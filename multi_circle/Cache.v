==> flow/design.v <==
module cache(
	input clk,  
	input reset,
	input update,  
	input [31:0] add,  
	input [31:0] wdata,  
	input [127:0] d,  
	input WE,  
	input [1:0] show_tag,
	input [1:0] show_s,
	output [31:0] show_data,
	output show_dirty,
	output [31:0] data,  
	output miss_i,  
	output dirty_i,  
	output [127:0] writeback,  
	output [5:0] wadd);  
wire [7:0] addr;
reg [31:0] temp;
reg [3:0] tag[0:3];
reg [31:0] list1[0:3],
           list2[0:3],
           list3[0:3],
           list4[0:3];
reg load_flag [0:3];
reg dirty_flag[0:3]; 
reg [5:0] index;
reg miss;
reg dirty;
reg [127:0] outdata;
wire [3:0] t;
wire [1:0] s;
assign t = add[7:4];
assign s = add[3:2];
assign addr = add[7:0];
initial 
  begin
    miss = 1;
    dirty = 0;
    tag[0] = 4'b0;
    tag[1] = 4'b0;
    tag[2] = 4'b0;
    tag[3] = 4'b0;
    load_flag[0] = 0;
    load_flag[1] = 0;
    load_flag[2] = 0;
    load_flag[3] = 0;
    dirty_flag[0] = 0;
    dirty_flag[1] = 0;
    dirty_flag[2] = 0;
    dirty_flag[3] = 0;
    outdata = 128'b0;
    index = 5'b0;
    list1[0] = 32'b0;
    list1[1] = 32'b0;
    list1[2] = 32'b0;
    list1[3] = 32'b0;
    list2[0] = 32'b0;
    list2[1] = 32'b0;
    list2[2] = 32'b0;
    list2[3] = 32'b0;
    list3[0] = 32'b0;
    list3[1] = 32'b0;
    list3[2] = 32'b0;
    list3[3] = 32'b0;
    list4[0] = 32'b0;
    list4[1] = 32'b0;
    list4[2] = 32'b0;
    list4[3] = 32'b0;   
  end
always @(posedge clk or posedge reset) 
begin
   if(reset)
      begin
      miss = 1;
      miss = 1;
      dirty = 0;
      tag[0] = 4'b0;
      tag[1] = 4'b0;
      tag[2] = 4'b0;
      tag[3] = 4'b0;
      load_flag[0] = 0;
      load_flag[1] = 0;
      load_flag[2] = 0;
      load_flag[3] = 0;
      dirty_flag[0] = 0;
      dirty_flag[1] = 0;
      dirty_flag[2] = 0;
      dirty_flag[3] = 0;
      outdata = 128'b0;
      index = 5'b0;
      list1[0] = 32'b0;
      list1[1] = 32'b0;
      list1[2] = 32'b0;
      list1[3] = 32'b0;
      list2[0] = 32'b0;
      list2[1] = 32'b0;
      list2[2] = 32'b0;
      list2[3] = 32'b0;
      list3[0] = 32'b0;
      list3[1] = 32'b0;
      list3[2] = 32'b0;
      list3[3] = 32'b0;
      list4[0] = 32'b0;
      list4[1] = 32'b0;
      list4[2] = 32'b0;
      list4[3] = 32'b0;
      end
   else if(update)
     begin
        miss = 0;
        dirty = 0;
     	case(s)
     	2'b00: begin
     	       tag[0] = t;
     	       list1[0] = d[127: 96];
     	       list1[1] = d[95 : 64];
     	       list1[2] = d[63 : 32];
     	       list1[3] = d[31 : 0];
     	       dirty_flag[0] = 0;
     	       load_flag[0] = 1;
     	       end
     	2'b01: begin
     	       tag[1] = t;
     	       list2[0] = d[127: 96];
     	       list2[1] = d[95 : 64];
     	       list2[2] = d[63 : 32];
     	       list2[3] = d[31 : 0];
     	       dirty_flag[1] = 0;
               load_flag[1] = 1;
     	       end
     	2'b10: begin
     	       tag[2] = t;
     	       list3[0] = d[127: 96];
     	       list3[1] = d[95 : 64];
     	       list3[2] = d[63 : 32];
     	       list3[3] = d[31 : 0];
     	       dirty_flag[2] = 0;
               load_flag[2] = 1;
     	       end
     	2'b11: begin
     	       tag[3] = t;
     	       list4[0] = d[127: 96];
     	       list4[1] = d[95 : 64];
     	       list4[2] = d[63 : 32];
     	       list4[3] = d[31 : 0];
     	       dirty_flag[3] = 0;
               load_flag[3] = 1;
     	       end
     	endcase
   case(addr[3:2])
        2'b00: begin
          if(WE)
            begin
             list1[addr[1:0]] = wdata;
     	     dirty_flag[0] = 1;
           	end
          else 
             begin
              case(addr[1:0])
              2'b00: temp = d[127 : 96];
           	  2'b01: temp = d[95 : 64];
           	  2'b10: temp = d[63 : 32];
           	  2'b11: temp = d[31 : 0];
           	 endcase   
           	 end
          end
        2'b01: begin 
          if(WE)
            begin
           	 list2[addr[1:0]] = wdata;
     	     dirty_flag[1] = 1;
           	end
          else 
             begin
              case(addr[1:0])
              2'b00: temp = d[127: 96];
              2'b01: temp = d[95 : 64];
              2'b10: temp = d[63 : 32];
              2'b11: temp = d[31 : 0];
             endcase   
             end
          end
        2'b10: begin 
          if(WE)
           	begin
           	 list3[addr[1:0]] = wdata;
     	     dirty_flag[2] = 1;
           	end
           	else 
             begin
               case(addr[1:0])
                  2'b00: temp = d[127: 96];
                  2'b01: temp = d[95 : 64];
                  2'b10: temp = d[63 : 32];
                  2'b11: temp = d[31 : 0];
                endcase   
              end
          end
        2'b11: begin 
          if(WE)
           	begin
           	 list4[addr[1:0]] = wdata;
     	     dirty_flag[3] = 1;
           	end
           	else 
             begin
               case(addr[1:0])
                  2'b00: temp = d[127: 96];
                  2'b01: temp = d[95 : 64];
                  2'b10: temp = d[63 : 32];
                  2'b11: temp = d[31 : 0];
               endcase   
             end
          end
       endcase
     end
   else 
     begin
   	   case(addr[3:2])
   2'b00: begin 
           if(load_flag[0] == 0)
              begin 
                miss = 1; 
                dirty = 0;
              end
           else if(addr[7:4] == tag[0]) 
             begin
           	  miss = 0; 
           	  if(WE)
           	    begin
           	  	  list1[addr[1:0]] = wdata;
           	  	  dirty_flag[0] = 1;
           	    end
           	  else 
           	    begin
           	  	  temp = list1[addr[1:0]];
           	    end
             end
           else 
             begin
           	  miss = 1; 
           	  dirty = dirty_flag[0];
           	  outdata = {list1[0],list1[1],list1[2],list1[3]};
              index = {tag[0],2'b00};
             end
          end
   2'b01: begin 
           if(load_flag[1] == 0)
             begin 
               miss = 1; 
               dirty = 0;
             end
           else if(addr[7:4] == tag[1]) 
             begin
           	  miss = 0; 
           	  if(WE)
           	    begin
           	  	  list2[addr[1:0]] = wdata;
           	  	  dirty_flag[1] = 1;
           	    end
           	  else 
           	    begin
           	  	  temp = list2[addr[1:0]];
           	    end
             end
           else 
             begin
           	  miss = 1; 
           	  dirty = dirty_flag[1];
           	  outdata = {list2[0],list2[1],list2[2],list2[3]};
              index = {tag[1],2'b01};
             end
          end
   2'b10: begin 
           if(load_flag[2] == 0)
             begin 
               miss = 1; 
               dirty = 0; 
               end
           else if(addr[7:4] == tag[2]) 
             begin
           	  miss = 0; 
           	  if(WE)
           	    begin
           	  	  list3[addr[1:0]] = wdata;
           	  	  dirty_flag[2] = 1;
           	    end
           	  else 
           	    begin
           	  	  temp = list3[addr[1:0]];
           	    end
             end
           else 
             begin
           	  miss = 1; 
           	  dirty = dirty_flag[2];
           	  outdata = {list3[0],list3[1],list3[2],list3[3]};
              index = {tag[2],2'b10};
             end
          end
   2'b11: begin 
           if(load_flag[3] == 0)
             begin 
               miss = 1; 
               dirty = 0; 
             end
           if(addr[7:4] == tag[3]) 
             begin
           	  miss = 0; 
           	  if(WE)
           	    begin
           	  	  list4[addr[1:0]] = wdata;
           	  	  dirty_flag[3] = 1;
           	    end
           	  else 
           	    begin
           	  	  temp = list4[addr[1:0]];
           	    end
             end
           else 
             begin
           	  miss = 1; 
           	  dirty = dirty_flag[3];
           	  outdata = {list4[0],list4[1],list4[2],list4[3]};
              index = {tag[3],2'b11};
             end
          end
    endcase
    end
end
assign data = (s == 2'b00) ? list1[addr[1:0]] : ((s == 2'b01) ? list2[addr[1:0]] :((s == 2'b10) ? list3[addr[1:0]] : list4[addr[1:0]]));
assign miss_i = miss;
assign dirty_i = dirty;
assign wadd = index ;
assign writeback = outdata;
assign show_data = (show_tag == 2'b00) ? list1[show_s] :((show_tag == 2'b01) ? list2[show_s] : ((show_tag == 2'b10) ? list3[show_s] : list4[show_s])) ;
assign show_dirty = (show_tag == 2'b00) ? dirty_flag[0] : ((show_tag == 2'b01) ? dirty_flag[1] : ((show_tag == 2'b10) ? dirty_flag[2] : dirty_flag[3]));
endmodule
# From RTL to reports: cache
# The steps from the RTL of cache to its reports follow in flow order.
# Line numbers count from 1 in the design file above.
# Library cell names are shortened.
# The mark n/a stands for no value.
# inputs
design	cache
clock_port	clk
lib	sky130hd
lib_corner	tt_025C_1v80

# Elaborated design
# Yosys after proc, flatten, opt, wreduce and memory -nomap, before mapping. Print and check cells are not counted. Equal cells are merged and count once.
# classes
n_mux	220
reduce_and_logical	38
n_logic	5
n_eq	57
# op_table
cell	n
32-bit 2-to-1 mux	106
32-bit parallel mux with 2-bit select	32
32-bit parallel mux with 4-bit select	8
128-bit 2-to-1 mux	7
128-bit parallel mux with 4-bit select	1
3-bit != test with constant B	27
5-bit AND reduction	12
1-bit 2-to-1 mux	48
6-bit 2-to-1 mux	7
4-bit AND reduction	8
3-bit OR reduction	8
6-bit parallel mux with 4-bit select	1
4-bit == test	4
4-bit != test with constant B	4
4-bit 2-to-1 mux	4
2-bit == test with constant B	7
2-bit != test with constant B	7
2-bit by 1-bit == test with 1-bit output with constant B	4
2-bit by 1-bit != test with 1-bit output with constant B	4
2-bit logical NOT	4
2-bit AND reduction	4
8-bit AND reduction	1
1-bit parallel mux with 4-bit select	2
1-bit parallel mux with 2-bit select	4
1-bit inverter	5
3-bit AND reduction	1
# word_totals
input_bits	200
ff_bits	672
wordCells	352
out_inout_bits	201

# Depth
# Depth = most cells in a row (Yosys ltp): at word level without a register or memory, in the mapped netlist without a sequential cell, where the memories' decode and read muxes count.
# logic_depth
depth_word	7
abc_area	0
depth_mapped	9
depth_no_buf	5

# Mapped cells and area
# Source: synth_stat.txt of the flow (Yosys; design flattened, memories mapped). It holds for the ABC_AREA given above (unset counts as 0); a run with the other value may have another netlist.
# The area totals of this step are shown rounded.
# mapped
synth_area_um2	41500
cells	3708
n_buf	428
seq_area_um2	16800
ff_cells	672
# by_type
cell	n	type_area_um2
dfrtp_1	671	1.68E+04
mux4_2	294	6621.35
mux2i_1	148	1.48E+03
o21ai_0	290	1.45E+03
o22a_1	161	1.41E+03
a22oi_1	185	1.39E+03
mux2_2	111	1.25E+03
a22o_1	142	1.24E+03
o22ai_1	195	1219.92
o2bb2ai_1	131	1147.35
clkbuf_1	289	1084.79
nand2_1	250	938.4
a21oi_1	182	910.874
mux2_4	54	810.778
a2bb2oi_1	63	551.779
buf_2	98	490.47
nor2_1	81	304.042
a211oi_1	36	270.259
# Not listed: further types 55, cells in them 327.

# Worst setup path after synthesis
# OpenSTA on the mapped netlist: ideal clock, no wires. The path of least setup slack (recovery checks aside). Input and output delay are each 20% of the period. Register names are those of the netlist, which keeps one name where synthesis merged equal registers.
# synth_path
kind	input to output
startpoint	input port show_s[1]
endpoint	output port show_data[0]
setup_slack_ps	773
n_path_buf	2
path_delay_ps	1741
in_delay_ps	838
launch_ps	838
arrival_time_ps	2579
output_delay_ps	838
clock_period_ps	4190
path_stages	4
synth_period_reached_ps	3417
# "path_delay_ps" = arrival - input delay + setup time.
# At an output port there is no setup time.
# "path_stages": output pins that drive a net of the path, with the launching flip-flop's if there is one; two outputs of one cell count as two.
# "synth_period_reached_ps" = period - worst setup slack (recovery checks aside). The figure is calculated, with input and output delays left at 20% of the set period.
# Between the ends stands the longest chain of elaborated cells between them, by number of cells; it is not shown to be the way that was timed. Of several equally long chains one is given.
# A line is the first line of the expression or statement that the cell stems from. Yosys adds cells for indexed reads and writes and turns some case tables into memories.
# synth_via
path_cell_list	buf_2 clkbuf_1 mux4_2 mux4_2
elab_chain_len	5
# synth_rtl
element	line	text
from (decl)	10	input [1:0] show_s,
2-bit == test	337	assign show_data = (show_tag == 2'b00) ? list1[show_s] :((show_tag == 2'b01) ? list2[show_s] : ((show_tag == 2 ...
32-bit parallel mux with 4-bit select	337
32-bit 2-to-1 mux (3 in a row)	337
to (decl)	11	output [31:0] show_data,

# Path in the finished layout
# From the final timing report of run 2: the path of least setup slack in the routed layout; clock arrival at registers is part of the times.
# The report prints the path's times to 10 ps; the period is as set.
# layout_path
kind	input to output
startpoint	input port add[3]
endpoint	output port data[30]
clock_period_ps	3430
output_delay_ps	690
arrival_time_ps	2800
launch_ps	690
path_stages	9
n_path_buf	4
in_delay_ps	690
setup_slack_ps	-60
# Between the ends stands the longest chain of elaborated cells between them, by number of cells; it is not shown to be the way that was timed. Of several equally long chains one is given.
# layout_via
path_cell_list	buf_8 nor2b_4 buf_4 bufbuf_16 nand2_1 a311oi_1 a21oi_1 a21oi_2 clkdlybuf4s50_1
elab_chain_len	4
# layout_rtl
element	line	text
from (decl)	5	input [31:0] add,
2-bit == test	332	assign data = (s == 2'b00) ? list1[addr[1:0]] : ((s == 2'b01) ? list2[addr[1:0]] :((s == 2'b10) ? list3[addr[1 ...
32-bit 2-to-1 mux (3 in a row)	332
to (decl)	13	output [31:0] data,

# Below are 2 stored runs of the flow (Yosys, OpenROAD; platform sky130hd) on cache, each with its settings and what was measured, unordered. Constraints: input delay and output delay 20% of the set period each, output load 0.01 pF.
# "clock_period_reached_ps" = clock period - worst setup slack. The figure is calculated, with input and output delays left at 20% of the set period.
# "worst_path_allowed_less_slack_ps" means the part of the period allowed to the worst setup path (the constraints hold back 20% at inputs and 20% at outputs) less its slack; where the path has registers, the arrival times of their clocks count too.
# "power_uw" rests on the timing tool's default activity at the inputs, not on a simulated workload.
# "worst_path_allowed_less_slack_ps" is known to 10 ps.
# Measured values are rounded.
# Among the settings, . means not set for that run.
# A result given as . is not shown for that run.
item,run 1,run 2
period_ns,1.89,3.43
CORE_UTILIZATION,63,66
SETUP_SLACK_MARGIN,0.32,.
PLACE_DENSITY_LB_ADDON,0.18,.
HOLD_SLACK_MARGIN,0.1,.
CORE_MARGIN,6,2
GPL_ROUTABILITY_DRIVEN,1,.
CTS_CLUSTER_SIZE,61,.
CTS_CLUSTER_DIAMETER,196,.
CAP_MARGIN,0,20
MIN_ROUTING_LAYER,met1,.
MAX_ROUTING_LAYER,met5,.
SLEW_MARGIN,20,20
final_die_area_um2,.,65000
worst_setup_slack_ps,.,-59
clock_period_reached_ps,.,3489
synthArea_um2,.,41500
worst_path_allowed_less_slack_ps,.,2120
worst_path_kind,.,input to output
finalCellArea_um2,.,51500
tns_ps,.,-167
final_util_pct,.,83.2
power_uw,.,29200
# Run 1: stopped before the end: routing reported GRT-0232
